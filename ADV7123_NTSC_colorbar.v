==> flow/design.v <==
module ADV7123_NTSC_colorbar (
    input            sclk,      
    input            rst_n,
    output reg [9:0] red,
    output reg [9:0] green,
    output reg [9:0] blue,
    output reg       blank_n,   
    output reg       sync_n     
);
parameter H_TOTAL = 6360; 
parameter V_TOTAL = 525;  
reg [11:0] h_cnt;
reg  [9:0] v_cnt;
always @(posedge sclk or negedge rst_n) 
begin
     if (!rst_n)
        h_cnt <= 0;
     else if (h_cnt == H_TOTAL-1)
        h_cnt <= 0;
     else
        h_cnt <= h_cnt + 1;
end
always @(posedge sclk or negedge rst_n) 
begin
     if (!rst_n)
        v_cnt <= 0;
     else if (h_cnt == H_TOTAL-1) 
     begin
        if (v_cnt == V_TOTAL-1)
           v_cnt <= 0;
        else
           v_cnt <= v_cnt + 1;
     end
end
always @(posedge sclk or negedge rst_n) 
begin
     if (!rst_n)
     begin
                                                             blank_n <= 1'b0; sync_n <= 1'b1; red <= {10{1'b0}}; green <= {10{1'b0}}; blue <= {10{1'b0}};  
	 end
     else if (((v_cnt >=   1-1)&&(  3-1 >= v_cnt))||   
              ((v_cnt >=   7-1)&&(  9-1 >= v_cnt))||   
              ((v_cnt >= 264-1)&&(265-1 >= v_cnt))||   
              ((v_cnt >= 270-1)&&(271-1 >= v_cnt)))    
     begin
          if      ((h_cnt >=    0)&&( 230-1 >= h_cnt)) begin blank_n <= 1'b0; sync_n <= 1'b0; red <= {10{1'b0}}; green <= {10{1'b0}}; blue <= {10{1'b0}}; end  
          else if ((h_cnt >=  230)&&(3180-1 >= h_cnt)) begin blank_n <= 1'b0; sync_n <= 1'b1; red <= {10{1'b0}}; green <= {10{1'b0}}; blue <= {10{1'b0}}; end  
          else if ((h_cnt >= 3180)&&(3410-1 >= h_cnt)) begin blank_n <= 1'b0; sync_n <= 1'b0; red <= {10{1'b0}}; green <= {10{1'b0}}; blue <= {10{1'b0}}; end  
          else if ((h_cnt >= 3410)&&(6360-1 >= h_cnt)) begin blank_n <= 1'b0; sync_n <= 1'b1; red <= {10{1'b0}}; green <= {10{1'b0}}; blue <= {10{1'b0}}; end  
     end
     else if (((v_cnt >=   4-1)&&(  6-1 >= v_cnt))||   
	            ((v_cnt >= 267-1)&&(268-1 >= v_cnt)))    
     begin
          if      ((h_cnt >=    0)&&(2730-1 >= h_cnt)) begin blank_n <= 1'b0; sync_n <= 1'b0; red <= {10{1'b0}}; green <= {10{1'b0}}; blue <= {10{1'b0}}; end  
          else if ((h_cnt >= 2730)&&(3180-1 >= h_cnt)) begin blank_n <= 1'b0; sync_n <= 1'b1; red <= {10{1'b0}}; green <= {10{1'b0}}; blue <= {10{1'b0}}; end  
          else if ((h_cnt >= 3180)&&(5910-1 >= h_cnt)) begin blank_n <= 1'b0; sync_n <= 1'b0; red <= {10{1'b0}}; green <= {10{1'b0}}; blue <= {10{1'b0}}; end  
          else if ((h_cnt >= 5910)&&(6360-1 >= h_cnt)) begin blank_n <= 1'b0; sync_n <= 1'b1; red <= {10{1'b0}}; green <= {10{1'b0}}; blue <= {10{1'b0}}; end  
     end
     else if (((v_cnt >=  10-1)&&( 20-1 >= v_cnt))||   
              ((v_cnt >= 273-1)&&(282-1 >= v_cnt)))    
     begin
          if      ((h_cnt >=    0)&&( 470-1 >= h_cnt)) begin blank_n <= 1'b0; sync_n <= 1'b0; red <= {10{1'b0}}; green <= {10{1'b0}}; blue <= {10{1'b0}}; end  
          else if ((h_cnt >=  470)&&(6360-1 >= h_cnt)) begin blank_n <= 1'b0; sync_n <= 1'b1; red <= {10{1'b0}}; green <= {10{1'b0}}; blue <= {10{1'b0}}; end  
          end
     else if (((v_cnt >=  21-1)&&(262-1 >= v_cnt))||   
              ((v_cnt >= 284-1)&&(525-1 >= v_cnt)))    
     begin
          if      ((h_cnt >=    0)&&( 470-1 >= h_cnt)) begin blank_n <= 1'b0; sync_n <= 1'b0; red <= {10{1'b0}}; green <= {10{1'b0}}; blue <= {10{1'b0}}; end  
          else if ((h_cnt >=  470)&&(1090-1 >= h_cnt)) begin blank_n <= 1'b0; sync_n <= 1'b1; red <= {10{1'b0}}; green <= {10{1'b0}}; blue <= {10{1'b0}}; end  
          else if ((h_cnt >= 1090)&&(1730-1 >= h_cnt)) begin blank_n <= 1'b1; sync_n <= 1'b1; red <= {10{1'b1}}; green <= {10{1'b1}}; blue <= {10{1'b1}}; end  
          else if ((h_cnt >= 1730)&&(2370-1 >= h_cnt)) begin blank_n <= 1'b1; sync_n <= 1'b1; red <= {10{1'b1}}; green <= {10{1'b1}}; blue <= {10{1'b0}}; end  
          else if ((h_cnt >= 2370)&&(3010-1 >= h_cnt)) begin blank_n <= 1'b1; sync_n <= 1'b1; red <= {10{1'b0}}; green <= {10{1'b1}}; blue <= {10{1'b1}}; end  
          else if ((h_cnt >= 3010)&&(3650-1 >= h_cnt)) begin blank_n <= 1'b1; sync_n <= 1'b1; red <= {10{1'b0}}; green <= {10{1'b1}}; blue <= {10{1'b0}}; end  
          else if ((h_cnt >= 3650)&&(4290-1 >= h_cnt)) begin blank_n <= 1'b1; sync_n <= 1'b1; red <= {10{1'b1}}; green <= {10{1'b0}}; blue <= {10{1'b1}}; end  
          else if ((h_cnt >= 4290)&&(4930-1 >= h_cnt)) begin blank_n <= 1'b1; sync_n <= 1'b1; red <= {10{1'b1}}; green <= {10{1'b0}}; blue <= {10{1'b0}}; end  
          else if ((h_cnt >= 4930)&&(5570-1 >= h_cnt)) begin blank_n <= 1'b1; sync_n <= 1'b1; red <= {10{1'b0}}; green <= {10{1'b0}}; blue <= {10{1'b1}}; end  
          else if ((h_cnt >= 5570)&&(6210-1 >= h_cnt)) begin blank_n <= 1'b1; sync_n <= 1'b1; red <= {10{1'b0}}; green <= {10{1'b0}}; blue <= {10{1'b0}}; end  
          else if ((h_cnt >= 6210)&&(6360-1 >= h_cnt)) begin blank_n <= 1'b0; sync_n <= 1'b1; red <= {10{1'b0}}; green <= {10{1'b0}}; blue <= {10{1'b0}}; end  
     end
     else if  (v_cnt == 263-1)                         
     begin
          if      ((h_cnt >=    0)&&( 470-1 >= h_cnt)) begin blank_n <= 1'b0; sync_n <= 1'b0; red <= {10{1'b0}}; green <= {10{1'b0}}; blue <= {10{1'b0}}; end  
          else if ((h_cnt >=  470)&&(1090-1 >= h_cnt)) begin blank_n <= 1'b0; sync_n <= 1'b1; red <= {10{1'b0}}; green <= {10{1'b0}}; blue <= {10{1'b0}}; end  
          else if ((h_cnt >= 1090)&&(1730-1 >= h_cnt)) begin blank_n <= 1'b1; sync_n <= 1'b1; red <= {10{1'b1}}; green <= {10{1'b1}}; blue <= {10{1'b1}}; end  
          else if ((h_cnt >= 1730)&&(2370-1 >= h_cnt)) begin blank_n <= 1'b1; sync_n <= 1'b1; red <= {10{1'b1}}; green <= {10{1'b1}}; blue <= {10{1'b0}}; end  
          else if ((h_cnt >= 2370)&&(3010-1 >= h_cnt)) begin blank_n <= 1'b1; sync_n <= 1'b1; red <= {10{1'b0}}; green <= {10{1'b1}}; blue <= {10{1'b1}}; end  
          else if ((h_cnt >= 3010)&&(3180-1 >= h_cnt)) begin blank_n <= 1'b1; sync_n <= 1'b1; red <= {10{1'b0}}; green <= {10{1'b1}}; blue <= {10{1'b0}}; end  
          else if ((h_cnt >= 3180)&&(3410-1 >= h_cnt)) begin blank_n <= 1'b0; sync_n <= 1'b0; red <= {10{1'b0}}; green <= {10{1'b0}}; blue <= {10{1'b0}}; end  
          else if ((h_cnt >= 3410)&&(6360-1 >= h_cnt)) begin blank_n <= 1'b0; sync_n <= 1'b1; red <= {10{1'b0}}; green <= {10{1'b0}}; blue <= {10{1'b0}}; end  
     end
     else if  (v_cnt == 266-1)                         
     begin
          if      ((h_cnt >=    0)&&( 230-1 >= h_cnt)) begin blank_n <= 1'b0; sync_n <= 1'b0; red <= {10{1'b0}}; green <= {10{1'b0}}; blue <= {10{1'b0}}; end  
          else if ((h_cnt >=  230)&&(3180-1 >= h_cnt)) begin blank_n <= 1'b0; sync_n <= 1'b1; red <= {10{1'b0}}; green <= {10{1'b0}}; blue <= {10{1'b0}}; end  
          else if ((h_cnt >= 3180)&&(5910-1 >= h_cnt)) begin blank_n <= 1'b0; sync_n <= 1'b0; red <= {10{1'b0}}; green <= {10{1'b0}}; blue <= {10{1'b0}}; end  
          else if ((h_cnt >= 5910)&&(6360-1 >= h_cnt)) begin blank_n <= 1'b0; sync_n <= 1'b1; red <= {10{1'b0}}; green <= {10{1'b0}}; blue <= {10{1'b0}}; end  
     end
     else if  (v_cnt == 269-1)                         
     begin
          if      ((h_cnt >=    0)&&(2730-1 >= h_cnt)) begin blank_n <= 1'b0; sync_n <= 1'b0; red <= {10{1'b0}}; green <= {10{1'b0}}; blue <= {10{1'b0}}; end  
          else if ((h_cnt >= 2730)&&(3180-1 >= h_cnt)) begin blank_n <= 1'b0; sync_n <= 1'b1; red <= {10{1'b0}}; green <= {10{1'b0}}; blue <= {10{1'b0}}; end  
          else if ((h_cnt >= 3180)&&(3410-1 >= h_cnt)) begin blank_n <= 1'b0; sync_n <= 1'b0; red <= {10{1'b0}}; green <= {10{1'b0}}; blue <= {10{1'b0}}; end  
          else if ((h_cnt >= 3410)&&(6360-1 >= h_cnt)) begin blank_n <= 1'b0; sync_n <= 1'b1; red <= {10{1'b0}}; green <= {10{1'b0}}; blue <= {10{1'b0}}; end  
     end
     else if  (v_cnt == 272-1)                         
     begin
          if      ((h_cnt >=    0)&&( 230-1 >= h_cnt)) begin blank_n <= 1'b0; sync_n <= 1'b0; red <= {10{1'b0}}; green <= {10{1'b0}}; blue <= {10{1'b0}}; end  
          else if ((h_cnt >=  230)&&(6360-1 >= h_cnt)) begin blank_n <= 1'b0; sync_n <= 1'b1; red <= {10{1'b0}}; green <= {10{1'b0}}; blue <= {10{1'b0}}; end  
     end
     else if  (v_cnt == 283-1)                         
     begin
          if      ((h_cnt >=    0)&&( 470-1 >= h_cnt)) begin blank_n <= 1'b0; sync_n <= 1'b0; red <= {10{1'b0}}; green <= {10{1'b0}}; blue <= {10{1'b0}}; end  
          else if ((h_cnt >=  470)&&(3180-1 >= h_cnt)) begin blank_n <= 1'b0; sync_n <= 1'b1; red <= {10{1'b0}}; green <= {10{1'b0}}; blue <= {10{1'b0}}; end  
          else if ((h_cnt >= 3180)&&(3650-1 >= h_cnt)) begin blank_n <= 1'b1; sync_n <= 1'b1; red <= {10{1'b0}}; green <= {10{1'b1}}; blue <= {10{1'b0}}; end  
          else if ((h_cnt >= 3650)&&(4290-1 >= h_cnt)) begin blank_n <= 1'b1; sync_n <= 1'b1; red <= {10{1'b1}}; green <= {10{1'b0}}; blue <= {10{1'b1}}; end  
          else if ((h_cnt >= 4290)&&(4930-1 >= h_cnt)) begin blank_n <= 1'b1; sync_n <= 1'b1; red <= {10{1'b1}}; green <= {10{1'b0}}; blue <= {10{1'b0}}; end  
          else if ((h_cnt >= 4930)&&(5570-1 >= h_cnt)) begin blank_n <= 1'b1; sync_n <= 1'b1; red <= {10{1'b0}}; green <= {10{1'b0}}; blue <= {10{1'b1}}; end  
          else if ((h_cnt >= 5570)&&(6210-1 >= h_cnt)) begin blank_n <= 1'b1; sync_n <= 1'b1; red <= {10{1'b0}}; green <= {10{1'b0}}; blue <= {10{1'b0}}; end  
          else if ((h_cnt >= 6210)&&(6360-1 >= h_cnt)) begin blank_n <= 1'b0; sync_n <= 1'b1; red <= {10{1'b0}}; green <= {10{1'b0}}; blue <= {10{1'b0}}; end  
     end
     else                                              begin blank_n <= 1'b0; sync_n <= 1'b1; red <= {10{1'b0}}; green <= {10{1'b0}}; blue <= {10{1'b0}}; end  
end
endmodule
-- Step by step through the tools: ADV7123_NTSC_colorbar
The steps from the RTL of ADV7123_NTSC_colorbar to its reports follow in flow order.
Lines are those of the file above, counted from 1.
Not given: --
- top: ADV7123_NTSC_colorbar
- clock input: sclk
- library: sky130hd
- timing corner: tt_025C_1v80

-- Word level
Counts by Yosys on the flattened word-level netlist (proc, flatten, opt, wreduce; memories kept). Register bits leave out memories and registers merged into their read ports (data or address). Print and check cells are left out. Cells with the same type and inputs are merged into one.
- register bits after elaboration: 24
- noted input bits: 2
- noted output and inout port bits: 32
- word-level cells at 30
- $add $sub $neg at 1
- $lt $le $gt $ge at 8
- noted multiplexer cells: 12
- reduce/logical cells: 5
- operators by type and width (kind ; number):
    two-way mux 10 bit ; 4
    >= comparator 12 bit (first input constant) ; 2
    >= comparator 12 bit (second input constant) ; 2
    >= comparator 13 x 12 -> 1 bit (first input constant) ; 1
    adder 12 x 1 -> 12 bit (second input constant) ; 1
    >= comparator 12 x 1 -> 1 bit (second input constant) ; 1
    >= comparator 12 x 8 -> 1 bit (second input constant) ; 1
    >= comparator 8 x 12 -> 1 bit (first input constant) ; 1
    two-way mux 1 bit ; 8
    logical AND 1 bit ; 4
    nonzero test 4 bit ; 1

-- Longest topological paths
Depth = most cells in a row (Yosys ltp): at word level without a register or memory, in the mapped netlist without a sequential cell, where the memories' decode and read muxes count.
- noted word-level depth: 6
- ABC_AREA: 0
- gate-level depth with buffers: 4
- noted gate-level depth less buffers: 4

-- Synthesis result
The flow's flattened synthesis, as Yosys stat reports it; memories are mapped. The netlist is that of the ABC_AREA named above (0 if unset); the other value can give another one.
- cells by type (type ; number ; total area (sq um)):
    sky130_fd_sc_hd__dfrtp_1 ; 12 ; 300.288
    sky130_fd_sc_hd__buf_4 ; 31 ; 232.723
    sky130_fd_sc_hd__xor2_1 ; 7 ; 61.309
    sky130_fd_sc_hd__xnor2_1 ; 4 ; 35.034
    sky130_fd_sc_hd__dfstp_2 ; 1 ; 26.275
    sky130_fd_sc_hd__ha_1 ; 2 ; 25.024
    sky130_fd_sc_hd__nand3_1 ; 4 ; 20.019
    sky130_fd_sc_hd__nand4_1 ; 3 ; 18.768
    sky130_fd_sc_hd__nor4_1 ; 3 ; 18.768
    sky130_fd_sc_hd__nand2_1 ; 4 ; 15.014
    sky130_fd_sc_hd__nor3_1 ; 3 ; 15.014
    sky130_fd_sc_hd__inv_1 ; 3 ; 11.261
    sky130_fd_sc_hd__nor2_1 ; 3 ; 11.261
    sky130_fd_sc_hd__buf_2 ; 2 ; 10.01
    sky130_fd_sc_hd__nand3_2 ; 1 ; 10.01
    sky130_fd_sc_hd__a2111oi_0 ; 1 ; 8.758
    sky130_fd_sc_hd__a211oi_1 ; 1 ; 7.507
    sky130_fd_sc_hd__o21a_1 ; 1 ; 7.507
Not listed: further types 4, cells in them 4.
- noted mapped cells: 90
- noted cell area after synthesis: 857.1 sq um
- noted area of sequential cells: 326.6 sq um
- noted flip-flops: 13
- noted buffer cells: 33

-- Worst setup path after synthesis
Path of least setup slack by OpenSTA after synthesis, without wires, with an ideal clock, recovery checks aside; 20% of the period is set as input and as output delay. Where synthesis merged equal registers, the netlist keeps one of their names.
- path kind: register to register
- start: register h_cnt[2]
- end: register sync_n
- clock period: 1.77 ns
- library setup time: 0.088 ns
- noted time at the first pin: 0.000 ns
- data arrival time at 1.086 ns
- required time at 1.682 ns
- slack at 0.596 ns
- path delay at 1.174 ns
- noted stages on the path: 5
- buffers on the path: 1
- synthesis period reached at 1.174 ns
"path delay" = arrival - input delay + setup time.
"stages on the path": output pins that drive a net of the path, with the launching flip-flop's if there is one; two outputs of one cell count as two.
"synthesis period reached" = period - worst setup slack (recovery checks aside). The figure is calculated, with input and output delays left at 20% of the set period.
Between the ends stands the longest chain of elaborated cells between them, by number of cells; it is not shown to be the way that was timed. Of several equally long chains one is given.
Each line given opens the expression or statement behind the cell; cells for indexed reads and writes are added by Yosys, which also makes memories of some case tables.
At most two assigning lines are given for a register; there are more.
- cells stage by stage: sky130_fd_sc_hd__dfrtp_1 -> sky130_fd_sc_hd__buf_2 -> sky130_fd_sc_hd__or3_2 -> sky130_fd_sc_hd__nand4_1 -> sky130_fd_sc_hd__a31oi_1
- cells in the longest elaborated chain: 6
- elaborated cells between the ends (all ways) at 17
- classes of those cells: compare (8); mux (4); reduce/logical (5)
- RTL lines, path post-synthesis (what ; RTL line ; source):
    start: declaration ; 12 ; reg [11:0] h_cnt;
    start: assignment ; 17 ; h_cnt <= 0;
    start: assignment ; 21 ; h_cnt <= h_cnt + 1;
    >= comparator 12 bit ; 49 ; else if ((h_cnt >= 3410)&&(6360-1 >= h_cnt)) begin blank_n <= 1'b0; sync_n <= 1'b1; red <= {10{1'b0}}; green < ...
    logical AND 1 bit ; 49 ;
    two-way mux 1 bit ; 49 ;
    two-way mux 1 bit ; 48 ; else if ((h_cnt >= 3180)&&(3410-1 >= h_cnt)) begin blank_n <= 1'b0; sync_n <= 1'b0; red <= {10{1'b0}}; green < ...
    two-way mux 1 bit ; 47 ; else if ((h_cnt >=  230)&&(3180-1 >= h_cnt)) begin blank_n <= 1'b0; sync_n <= 1'b1; red <= {10{1'b0}}; green < ...
    two-way mux 1 bit ; 46 ; if      ((h_cnt >=    0)&&( 230-1 >= h_cnt)) begin blank_n <= 1'b0; sync_n <= 1'b0; red <= {10{1'b0}}; green < ...
    end: assignment ; 46 ;
    end: assignment ; 47 ;
    end: declaration ; 8 ; output reg       sync_n

-- Path in the finished layout
From the final timing report of record 1: the path of least setup slack in the routed layout; clock arrival at registers is part of the times.
- path kind: register to output
- start: register sync_n
- end: output sync_n
- clock period: 1.4 ns
- output delay at 0.28 ns
- noted time at the first pin: 0.25 ns
- data arrival time at 1.01 ns
- required time at 1.12 ns
- slack at 0.11 ns
- noted stages on the path: 2
- buffers on the path: 1
At most two assigning lines are given for a register; there are more.
- cells stage by stage: sky130_fd_sc_hd__dfstp_2 -> sky130_fd_sc_hd__dlygate4sd2_1
- cells in the longest elaborated chain: 0
- elaborated cells between the ends (all ways) at 0
- noted source lines of those cells: 0
- RTL lines, path after layout (what ; RTL line ; source):
    start: declaration ; 8 ; output reg       sync_n
    start: assignment ; 39 ; blank_n <= 1'b0; sync_n <= 1'b1; red <= {10{1'b0}}; green <= {10{1'b0}}; blue <= {10{1'b0}};
    start: assignment ; 46 ; if      ((h_cnt >=    0)&&( 230-1 >= h_cnt)) begin blank_n <= 1'b0; sync_n <= 1'b0; red <= {10{1'b0}}; green < ...
    end: declaration ; 8 ;

2 stored runs of ADV7123_NTSC_colorbar in the flow (synthesis by Yosys, layout by OpenROAD, sky130hd cells), in arbitrary order. Constraints: input delay and output delay 20% of the set period each, output load 0.01 pF.
"achieved clock period" is the run's clock period less its worst setup slack. It is reckoned from that one timing run; input and output delays stay at 20% of the period that was set.
"allowed time less slack (worst setup path)" is the time allowed to the run's worst setup path (the clock period less input and output delay, where it has them) less its slack. Clock arrival times count: a late capture clock shortens it, a late launch clock lengthens it.
"total power of the final layout" rests on the timing tool's default activity at the inputs, not on a simulated workload.

Record 1

==> flow/run.sh <==
#!/bin/bash
# the make line also repeats the synthesis and layout settings of config.mk as NAME=value (left out here)
make -C /OpenROAD-flow-scripts/flow DESIGN_CONFIG=/design/flow/config.mk WORK_HOME=/design/flow/orfs CLKGATE_MAP_FILE= finish
==> flow/config.mk <==
export PLATFORM = sky130hd
export DESIGN_NAME = ADV7123_NTSC_colorbar
export DESIGN_NICKNAME = ADV7123_NTSC_colorbar
export VERILOG_FILES = /design/flow/design.v
export SDC_FILE = /design/flow/constraint.sdc
export NUM_CORES = 4
export LEC_CHECK = 0
export CAP_MARGIN = 0
export CELL_PAD_IN_SITES_GLOBAL_PLACEMENT = 3
export CORE_ASPECT_RATIO = 0.67
export CORE_MARGIN = 2
export CORE_UTILIZATION = 27
export HOLD_SLACK_MARGIN = 0.2
export MIN_ROUTING_LAYER = met2
export SETUP_SLACK_MARGIN = 0.07
export SLEW_MARGIN = 20
export TNS_END_PERCENT = 10
==> flow/constraint.sdc <==
create_clock -name core_clock -period 1.4 [get_ports {sclk}]
set_input_delay 0.2800 -clock core_clock [delete_from_list [all_inputs] [get_ports {sclk}]]
set_output_delay 0.2800 -clock core_clock [all_outputs]
set_load 0.01 [all_outputs]

Measured in record 1:
- noted the std-cell area (final layout): 874.6 sq um
- smallest setup slack: 0.110 ns
- post-route setup TNS: 0.000 ns
- noted the utilization after layout: 29.5%
- Yosys chip area after synthesis at 857.1 sq um
- noted the achieved clock period: 1.290 ns
- allowed time less slack (worst setup path) at 1.01 ns
- worst setup path type: register to output
- total power of the final layout: 0.7746 mW
- die outline area: 3,649.9 sq um

Record 2

==> flow/run.sh <==
#!/bin/bash
# the make line also repeats the synthesis and layout settings of config.mk as NAME=value (left out here)
make -C /OpenROAD-flow-scripts/flow DESIGN_CONFIG=/design/flow/config.mk WORK_HOME=/design/flow/orfs CLKGATE_MAP_FILE= finish
==> flow/config.mk <==
export PLATFORM = sky130hd
export DESIGN_NAME = ADV7123_NTSC_colorbar
export DESIGN_NICKNAME = ADV7123_NTSC_colorbar
export VERILOG_FILES = /design/flow/design.v
export SDC_FILE = /design/flow/constraint.sdc
export NUM_CORES = 4
export LEC_CHECK = 0
export CAP_MARGIN = 10
export CELL_PAD_IN_SITES_GLOBAL_PLACEMENT = 3
export CORE_MARGIN = 2
export CORE_UTILIZATION = 50
export CTS_CLUSTER_SIZE = 67
export HOLD_SLACK_MARGIN = 0.14
export MAX_ROUTING_LAYER = met5
export MIN_ROUTING_LAYER = met1
export PLACE_DENSITY_LB_ADDON = 0.24
export SETUP_SLACK_MARGIN = -0.04
export SLEW_MARGIN = 20
export TNS_END_PERCENT = 85
==> flow/constraint.sdc <==
create_clock -name core_clock -period 0.783 [get_ports {sclk}]
set_input_delay 0.1566 -clock core_clock [delete_from_list [all_inputs] [get_ports {sclk}]]
set_output_delay 0.1566 -clock core_clock [all_outputs]
set_load 0.01 [all_outputs]

Record 2: did not finish, placement stopped with FLW-0024.
