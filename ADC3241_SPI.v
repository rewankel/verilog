==> flow/design.v <==
module ADC3241_SPI(
     input             sclk,
     input             rst_n,
     output wire       spi_sclk,
     output wire [2:0] spi_cs,
     output wire       spi_mosi,
     input             spi_miso,
     output wire [2:0] adc_rst,
     output wire [2:0] adc_pdn,
     output  reg       spi_done
);
reg  [6:0] spi_cnt;
reg        sck;
reg        csn;
reg        mosi;
reg [13:0] addr;
reg  [7:0] dout;
reg  [4:0] spi_state;
reg  [3:0] spi_FSM;
reg  [3:0] wait_cnt;
always @(posedge sclk)
begin
     case(spi_FSM)
     0:                         begin                           spi_FSM <= spi_FSM+1; spi_done <= 0; end
     1: if      (28==spi_state) begin spi_state <= 0;           spi_FSM <= 4;                        end
        else if (spi_cnt>72)    begin spi_cnt   <= 0;           spi_FSM <= spi_FSM+1;                end
        else if (72>=spi_cnt)   begin spi_cnt   <= spi_cnt+1;                                        end
     2: if      (9>=wait_cnt)   begin wait_cnt  <= wait_cnt+1;                                       end
        else if (wait_cnt>9)    begin wait_cnt  <= 0;           spi_FSM <= spi_FSM+1;                end
     3: if      (27>=spi_state) begin spi_state <= spi_state+1; spi_FSM <= 1;                        end
     4: if      (28==spi_state) begin spi_state <= 0;           spi_FSM <= 7;                        end
        else if (spi_cnt>72)    begin spi_cnt   <= 0;           spi_FSM <= spi_FSM+1;                end
        else if (72>=spi_cnt)   begin spi_cnt   <= spi_cnt+1;                                        end
     5: if      (9>=wait_cnt)   begin wait_cnt  <= wait_cnt+1;                                       end
        else if (wait_cnt>9)    begin wait_cnt  <= 0;           spi_FSM <= spi_FSM+1;                end
     6: if      (27>=spi_state) begin spi_state <= spi_state+1; spi_FSM <= 4;                        end
     7: if      (28==spi_state) begin spi_state <= spi_state;   spi_FSM <= spi_FSM;   spi_done <= 1; end
        else if (spi_cnt>72)    begin spi_cnt   <= 0;           spi_FSM <= spi_FSM+1;                end
        else if (72>=spi_cnt)   begin spi_cnt   <= spi_cnt+1;                                        end
     8: if      (9>=wait_cnt)   begin wait_cnt  <= wait_cnt+1;                                       end
        else if (wait_cnt>9)    begin wait_cnt  <= 0;           spi_FSM <= spi_FSM+1;                end
     9: if      (27>=spi_state) begin spi_state <= spi_state+1; spi_FSM <= 7;                        end
     endcase
end
always @(posedge sclk)
begin
     case(spi_state)
     0  : begin addr[13:0] <= 14'h0000; dout[7:0] <= 8'h00; end
     1  : begin addr[13:0] <= 14'h0006; dout[7:0] <= 8'h00; end     
     2  : begin addr[13:0] <= 14'h0006; dout[7:0] <= 8'h01; end
     3  : begin addr[13:0] <= 14'h0006; dout[7:0] <= 8'h00; end
     4  : begin addr[13:0] <= 14'h0001; dout[7:0] <= 8'h00; end
     5  : begin addr[13:0] <= 14'h0003; dout[7:0] <= 8'h00; end
     6  : begin addr[13:0] <= 14'h0004; dout[7:0] <= 8'h00; end
     7  : begin addr[13:0] <= 14'h0005; dout[7:0] <= 8'h01; end
     8  : begin addr[13:0] <= 14'h0007; dout[7:0] <= 8'h00; end
     9  : begin addr[13:0] <= 14'h0009; dout[7:0] <= 8'h01; end
     10 : begin addr[13:0] <= 14'h000A; dout[7:0] <= 8'h00; end
     11 : begin addr[13:0] <= 14'h000B; dout[7:0] <= 8'h00; end
     12 : begin addr[13:0] <= 14'h000E; dout[7:0] <= 8'h00; end
     13 : begin addr[13:0] <= 14'h000F; dout[7:0] <= 8'h00; end
     14 : begin addr[13:0] <= 14'h0013; dout[7:0] <= 8'h00; end
     15 : begin addr[13:0] <= 14'h0015; dout[7:0] <= 8'h00; end
     16 : begin addr[13:0] <= 14'h0025; dout[7:0] <= 8'h00; end
     17 : begin addr[13:0] <= 14'h0027; dout[7:0] <= 8'h00; end
     18 : begin addr[13:0] <= 14'h041D; dout[7:0] <= 8'h00; end
     19 : begin addr[13:0] <= 14'h0422; dout[7:0] <= 8'h00; end
     20 : begin addr[13:0] <= 14'h0434; dout[7:0] <= 8'h00; end
     21 : begin addr[13:0] <= 14'h0439; dout[7:0] <= 8'h00; end
     22 : begin addr[13:0] <= 14'h051D; dout[7:0] <= 8'h00; end
     23 : begin addr[13:0] <= 14'h0522; dout[7:0] <= 8'h00; end
     24 : begin addr[13:0] <= 14'h0534; dout[7:0] <= 8'h00; end
     25 : begin addr[13:0] <= 14'h0539; dout[7:0] <= 8'h00; end
     26 : begin addr[13:0] <= 14'h0608; dout[7:0] <= 8'h00; end
     27 : begin addr[13:0] <= 14'h070A; dout[7:0] <= 8'h00; end
     endcase
end
always @(posedge sclk)
begin
     case(spi_cnt)
     0  : begin sck <= 1; csn <= 1; mosi <= 0;        end
     1  : begin sck <= 0; csn <= 0; mosi <= 0;        end
     2  : begin sck <= 1; csn <= 0; mosi <= 0;        end
     3  : begin sck <= 0; csn <= 0; mosi <= 0;        end
     4  : begin sck <= 0; csn <= 0; mosi <= 1;        end
     5  : begin sck <= 1; csn <= 0; mosi <= 1;        end
     6  : begin sck <= 0; csn <= 0; mosi <= 1;        end
     7  : begin sck <= 0; csn <= 0; mosi <= addr[13]; end
     8  : begin sck <= 1; csn <= 0; mosi <= addr[13]; end
     9  : begin sck <= 0; csn <= 0; mosi <= addr[13]; end
     10 : begin sck <= 0; csn <= 0; mosi <= addr[12]; end
     11 : begin sck <= 1; csn <= 0; mosi <= addr[12]; end
     12 : begin sck <= 0; csn <= 0; mosi <= addr[12]; end
     13 : begin sck <= 0; csn <= 0; mosi <= addr[11]; end
     14 : begin sck <= 1; csn <= 0; mosi <= addr[11]; end
     15 : begin sck <= 0; csn <= 0; mosi <= addr[11]; end
     16 : begin sck <= 0; csn <= 0; mosi <= addr[10]; end
     17 : begin sck <= 1; csn <= 0; mosi <= addr[10]; end
     18 : begin sck <= 0; csn <= 0; mosi <= addr[10]; end
     19 : begin sck <= 0; csn <= 0; mosi <= addr[9];  end
     20 : begin sck <= 1; csn <= 0; mosi <= addr[9];  end
     21 : begin sck <= 0; csn <= 0; mosi <= addr[9];  end
     22 : begin sck <= 0; csn <= 0; mosi <= addr[8];  end
     23 : begin sck <= 1; csn <= 0; mosi <= addr[8];  end
     24 : begin sck <= 0; csn <= 0; mosi <= addr[8];  end
     25 : begin sck <= 0; csn <= 0; mosi <= addr[7];  end
     26 : begin sck <= 1; csn <= 0; mosi <= addr[7];  end
     27 : begin sck <= 0; csn <= 0; mosi <= addr[7];  end
     28 : begin sck <= 0; csn <= 0; mosi <= addr[6];  end
     29 : begin sck <= 1; csn <= 0; mosi <= addr[6];  end
     30 : begin sck <= 0; csn <= 0; mosi <= addr[6];  end
     31 : begin sck <= 0; csn <= 0; mosi <= addr[5];  end
     32 : begin sck <= 1; csn <= 0; mosi <= addr[5];  end
     33 : begin sck <= 0; csn <= 0; mosi <= addr[5];  end
     34 : begin sck <= 0; csn <= 0; mosi <= addr[4];  end
     35 : begin sck <= 1; csn <= 0; mosi <= addr[4];  end
     36 : begin sck <= 0; csn <= 0; mosi <= addr[4];  end
     37 : begin sck <= 0; csn <= 0; mosi <= addr[3];  end
     38 : begin sck <= 1; csn <= 0; mosi <= addr[3];  end
     39 : begin sck <= 0; csn <= 0; mosi <= addr[3];  end
     40 : begin sck <= 0; csn <= 0; mosi <= addr[2];  end
     41 : begin sck <= 1; csn <= 0; mosi <= addr[2];  end
     42 : begin sck <= 0; csn <= 0; mosi <= addr[2];  end
     43 : begin sck <= 0; csn <= 0; mosi <= addr[1];  end
     44 : begin sck <= 1; csn <= 0; mosi <= addr[1];  end
     45 : begin sck <= 0; csn <= 0; mosi <= addr[1];  end
     46 : begin sck <= 0; csn <= 0; mosi <= addr[0];  end
     47 : begin sck <= 1; csn <= 0; mosi <= addr[0];  end
     48 : begin sck <= 0; csn <= 0; mosi <= addr[0];  end
     49 : begin sck <= 0; csn <= 0; mosi <= dout[7];  end
     50 : begin sck <= 1; csn <= 0; mosi <= dout[7];  end
     51 : begin sck <= 0; csn <= 0; mosi <= dout[7];  end
     52 : begin sck <= 0; csn <= 0; mosi <= dout[6];  end
     53 : begin sck <= 1; csn <= 0; mosi <= dout[6];  end
     54 : begin sck <= 0; csn <= 0; mosi <= dout[6];  end
     55 : begin sck <= 0; csn <= 0; mosi <= dout[5];  end
     56 : begin sck <= 1; csn <= 0; mosi <= dout[5];  end
     57 : begin sck <= 0; csn <= 0; mosi <= dout[5];  end
     58 : begin sck <= 0; csn <= 0; mosi <= dout[4];  end
     59 : begin sck <= 1; csn <= 0; mosi <= dout[4];  end
     60 : begin sck <= 0; csn <= 0; mosi <= dout[4];  end
     61 : begin sck <= 0; csn <= 0; mosi <= dout[3];  end
     62 : begin sck <= 1; csn <= 0; mosi <= dout[3];  end
     63 : begin sck <= 0; csn <= 0; mosi <= dout[3];  end
     64 : begin sck <= 0; csn <= 0; mosi <= dout[2];  end
     65 : begin sck <= 1; csn <= 0; mosi <= dout[2];  end
     66 : begin sck <= 0; csn <= 0; mosi <= dout[2];  end
     67 : begin sck <= 0; csn <= 0; mosi <= dout[1];  end
     68 : begin sck <= 1; csn <= 0; mosi <= dout[1];  end
     69 : begin sck <= 0; csn <= 0; mosi <= dout[1];  end
     70 : begin sck <= 0; csn <= 0; mosi <= dout[0];  end
     71 : begin sck <= 1; csn <= 0; mosi <= dout[0];  end
     72 : begin sck <= 0; csn <= 0; mosi <= dout[0];  end
     endcase
end
assign adc_pdn[2:0] = 3'b000;
assign adc_rst[2:0] = 3'b000;
assign spi_sclk     = sck ;
assign spi_cs[0]    = ((spi_FSM==1)||(spi_FSM==2)||(spi_FSM==3)) ? csn : 1'b1 ;
assign spi_cs[1]    = ((spi_FSM==4)||(spi_FSM==5)||(spi_FSM==6)) ? csn : 1'b1 ;
assign spi_cs[2]    = ((spi_FSM==7)||(spi_FSM==8)||(spi_FSM==9)) ? csn : 1'b1 ;
assign spi_mosi     = mosi;
endmodule
=== From RTL to reports: ADC3241_SPI ===
Tool output for the design above, in the order of the flow.
Line numbers count from 1 in the design file above.
Library cell names are shortened.
The mark -- stands for no value.

* Top: ADC3241_SPI
* Clock input: sclk
* Standard-cell library: sky130hd
* Timing corner: tt_025C_1v80

=== Elaborated design ===
Source: Yosys, flattened and elaborated, memories not mapped. Widths are those after wreduce. Registers that Yosys merges into a memory's read port (data or address) are not register bits. Print and check cells do not count.

* Register bits: 46
* Input bits: 3
* Word-level cells: 228

* Add/sub/neg operators: 4
* Order comparisons: 5
* Eq/ne operators: 121
* Multiplexer cells: 30
* Reduce/logical cells: 58

{| class="wikitable"
|+ Operators by type and width
! kind !! count
|-
| parallel mux 14 bit (select 26 bit) || 1
|-
| equality test 7 x 6 -> 1 bit with constant B || 32
|-
| equality test 7 x 5 -> 1 bit with constant B || 16
|-
| OR reduction 3 bit || 28
|-
| OR reduction 72 bit || 1
|-
| equality test 7 bit with constant B || 9
|-
| equality test 5 bit with constant B || 12
|-
| equality test 7 x 4 -> 1 bit with constant B || 8
|-
| OR reduction 25 bit || 2
|-
| OR reduction 48 bit || 1
|-
| 2-to-1 mux 4 bit || 12
|-
| equality test 5 x 4 -> 1 bit with constant B || 8
|-
| parallel mux 4 bit (select 8 bit) || 1
|-
| equality test 7 x 3 -> 1 bit with constant B || 4
|-
| 2-to-1 mux 7 bit || 4
|-
| nonzero test 26 bit || 1
|-
| nonzero test 24 bit || 1
|-
| parallel mux 1 bit (select 24 bit) || 1
|-
| equality test 5 x 3 -> 1 bit with constant B || 4
|-
| equality test 4 x 3 -> 1 bit with constant B || 4
|-
| parallel mux 8 bit (select 2 bit) || 1
|-
| inequality test 2 bit with constant B || 7
|-
| equality test 7 x 2 -> 1 bit with constant B || 2
|-
| nonzero test 10 bit || 1
|-
| equality test 5 x 2 -> 1 bit with constant B || 2
|-
| parallel mux 5 bit (select 2 bit) || 1
|-
| 2-to-1 mux 5 bit || 2
|-
| nonzero test 2 bit || 4
|}

Other operator kinds: 29; their cells: 48.

=== Depth ===
Yosys ltp: most cells in a row. Word level: on the elaborated netlist, between registers, memories and ports. Mapped: between sequential cells and ports; inverters and the memories' decode and read muxes count.

* Word-level depth: 5
* ABC_AREA: 0
* Gate-level depth with buffers: 8

=== Synthesis result ===
The flow's flattened synthesis, as Yosys stat reports it; memories are mapped. The netlist is that of the ABC_AREA named above (0 if unset); the other value can give another one.

{| class="wikitable"
|+ Cell types
! type !! count
|-
| edfxtp_1 || 34
|-
| ha_1 || 18
|-
| nor2_1 || 43
|-
| o21ai_0 || 32
|-
| nand2_1 || 35
|-
| a21oi_1 || 24
|-
| clkbuf_1 || 21
|-
| o311ai_0 || 9
|-
| inv_1 || 19
|-
| nor2b_1 || 10
|-
| nand4_1 || 9
|-
| nor3_1 || 11
|-
| buf_4 || 7
|-
| o221ai_1 || 6
|-
| xnor2_1 || 6
|-
| and3_1 || 8
|-
| buf_2 || 8
|-
| nand3_1 || 8
|}

Other cell types: 49; their cells: 107.

* Standard cells after synthesis: 415
* Cell area after synthesis: 3331.9 µm²
* Sequential area: 1021.0 µm²
* Flip-flops: 34
* Buffers: 42

=== Path before layout ===
Path of least setup slack by OpenSTA after synthesis, without wires, with an ideal clock, recovery checks aside; 20% of the period is set as input and as output delay. Where synthesis merged equal registers, the netlist keeps one of their names.

* Path kind: register to register
* From: register spi_cnt[0]
* To: register csn
* Clock period: 3.8 ns
* Setup time: 0.261 ns
* Launch time at the first pin: 0.000 ns
* Arrival time: 2.160 ns
* Data required time: 3.539 ns
* Slack: 1.379 ns
* Delay of the path: 2.421 ns
* Driving pins on the path: 9
* Synthesis period reached: 2.421 ns

"delay of the path" is the arrival time less input delay plus setup time.
"driving pins on the path" counts driving pins, that of a launching flip-flop among them; a cell with two outputs on the path counts twice.
"synthesis period reached" = period - worst setup slack (recovery checks aside). The figure is calculated, with input and output delays left at 20% of the set period.
The rows between start and end are the longest chain of elaborated cells between them; the timing report does not say that the signal goes this way. Where chains are equally long, one stands for them.
Each line given opens the expression or statement behind the cell; cells for indexed reads and writes are added by Yosys, which also makes memories of some case tables.
At most two assigning lines are given for a register; there are more.
The path ends at the enable pin of a flip-flop; only ways to that pin are counted.

* Path through: edfxtp_1 -> inv_1 -> ha_1 -> buf_2 -> or3b_1 -> o2111ai_1 -> o221a_2 -> nand4_1 -> or4_1
* Length of the longest elaborated chain: 3
* Elaborated cells between the ends (all ways): 75
* RTL lines with such cells: 1
* Those cells by class: eq/ne (72); reduce/logical (3)

{| class="wikitable"
|+ RTL lines, path post-synthesis
! element !! line !! text
|-
| start, declared || 12 || <nowiki>reg  [6:0] spi_cnt;</nowiki>
|-
| start, assigned || 27 || <nowiki>else if (72>=spi_cnt)   begin spi_cnt   <= spi_cnt+1;                                        end</nowiki>
|-
| start, assigned || 33 || <nowiki>else if (72>=spi_cnt)   begin spi_cnt   <= spi_cnt+1;                                        end</nowiki>
|-
| equality test 7 bit || 80 || <nowiki>case(spi_cnt)</nowiki>
|-
| OR reduction 72 bit || -- ||
|-
| nonzero test 2 bit || -- ||
|-
| end, assigned || 81 || <nowiki>0  : begin sck <= 1; csn <= 1; mosi <= 0;        end</nowiki>
|-
| end, assigned || 82 || <nowiki>1  : begin sck <= 0; csn <= 0; mosi <= 0;        end</nowiki>
|-
| end, declared || 14 || <nowiki>reg        csn;</nowiki>
|}

=== Path in the finished layout ===
From the final timing report of run A: the path of least setup slack in the routed layout; clock arrival at registers is part of the times.

* Path kind: register to register
* From: register spi_cnt[0]
* To: register sck
* Clock period: 1.95 ns
* Setup time: 0.25 ns
* Launch time at the first pin: 0.29 ns
* Arrival time: 2.51 ns
* Data required time: 1.98 ns
* Slack: -0.53 ns
* Driving pins on the path: 8

The rows between start and end are the longest chain of elaborated cells between them; the timing report does not say that the signal goes this way. Where chains are equally long, one stands for them.
At most two assigning lines are given for a register; there are more.
The path ends at the enable pin of a flip-flop; only ways to that pin are counted.

* Path through: edfxtp_1 -> buf_6 -> ha_4 -> or3_4 -> and2_4 -> o21ai_1 -> nand4_1 -> or4_1
* Length of the longest elaborated chain: 3
* Elaborated cells between the ends (all ways): 76
* RTL lines with such cells: 1
* Those cells by class: eq/ne (72); reduce/logical (4)

{| class="wikitable"
|+ RTL lines, path post-layout
! element !! line !! text
|-
| start, declared || 12 || <nowiki>reg  [6:0] spi_cnt;</nowiki>
|-
| start, assigned || 27 || <nowiki>else if (72>=spi_cnt)   begin spi_cnt   <= spi_cnt+1;                                        end</nowiki>
|-
| start, assigned || 33 || <nowiki>else if (72>=spi_cnt)   begin spi_cnt   <= spi_cnt+1;                                        end</nowiki>
|-
| equality test 7 bit || 80 || <nowiki>case(spi_cnt)</nowiki>
|-
| OR reduction 25 bit || -- ||
|-
| nonzero test 2 bit || -- ||
|-
| end, assigned || 81 || <nowiki>0  : begin sck <= 1; csn <= 1; mosi <= 0;        end</nowiki>
|-
| end, assigned || 82 || <nowiki>1  : begin sck <= 0; csn <= 0; mosi <= 0;        end</nowiki>
|-
| end, declared || 13 || <nowiki>reg        sck;</nowiki>
|}

==> results <==
Stored flow runs of ADC3241_SPI (2 of them; Yosys, OpenROAD, sky130hd). They differ in their settings and are not a sequence. Constraints: input delay and output delay 20% of the set period each, output load 0.01 pF.
"achieved period" means the clock period less the worst setup slack. The figure is calculated, with input and output delays left at 20% of the set period.
"time of the worst setup path" = time allowed to the worst setup path (clock period - input delay - output delay, where it has them) - its slack; a late launch clock adds to it, a late capture clock takes from it.
"total power after layout" rests on the timing tool's default activity at the inputs, not on a simulated workload.

=== Run A ===
{| class="wikitable"
! Setting !! Value
|-
| period_ns || 1.95
|-
| CORE_UTILIZATION || 24
|-
| PLACE_DENSITY_LB_ADDON || 0.16
|-
| CORE_ASPECT_RATIO || 1.91
|-
| TNS_END_PERCENT || 50
|-
| ABC_AREA || 0
|-
| CTS_CLUSTER_DIAMETER || 269
|-
| MIN_ROUTING_LAYER || met1
|-
| MAX_ROUTING_LAYER || met4
|-
| CAP_MARGIN || 20
|-
| CORE_MARGIN || 2
|-
| SLEW_MARGIN || 20
|-
! Result !! Value
|-
| Setup slack of the worst path || -0.527 ns
|-
| Die size || 14891.3 µm²
|-
| Netlist area reported by Yosys || 3331.9 µm²
|-
| Achieved period || 2.477 ns
|-
| Time of the worst setup path || 2.48 ns
|-
| Worst setup path type || register to register
|-
| Worst hold slack || 0.599 ns
|-
| Post-route utilization || 0.388
|-
| Standard-cell area after routing || 5263.8 µm²
|-
| Total power after layout || 0.001569 W
|-
| Sum of negative setup slack || -2.840 ns
|}

=== Run B ===
{| class="wikitable"
! Setting !! Value
|-
| period_ns || 3.69
|-
| CORE_UTILIZATION || 60
|-
| PLACE_DENSITY || 0.39
|-
| CELL_PAD_IN_SITES_DETAIL_PLACEMENT || 1
|-
| ABC_AREA || 1
|-
| GPL_ROUTABILITY_DRIVEN || 0
|-
| CTS_CLUSTER_SIZE || 11
|-
| MIN_ROUTING_LAYER || met1
|-
| CAP_MARGIN || 20
|-
| CORE_MARGIN || 2
|-
| SLEW_MARGIN || 20
|-
! Result !! Value
|-
| Setup slack of the worst path || 0.765 ns
|-
| Die size || 6444.1 µm²
|-
| Netlist area reported by Yosys || 3490.8 µm²
|-
| Achieved period || 2.925 ns
|-
| Time of the worst setup path || 2.19 ns
|-
| Worst setup path type || register to output
|-
| Worst hold slack || 0.674 ns
|-
| Post-route utilization || 0.661
|-
| Standard-cell area after routing || 3683.5 µm²
|-
| Total power after layout || 0.0008786 W
|-
| Sum of negative setup slack || 0.000 ns
|}
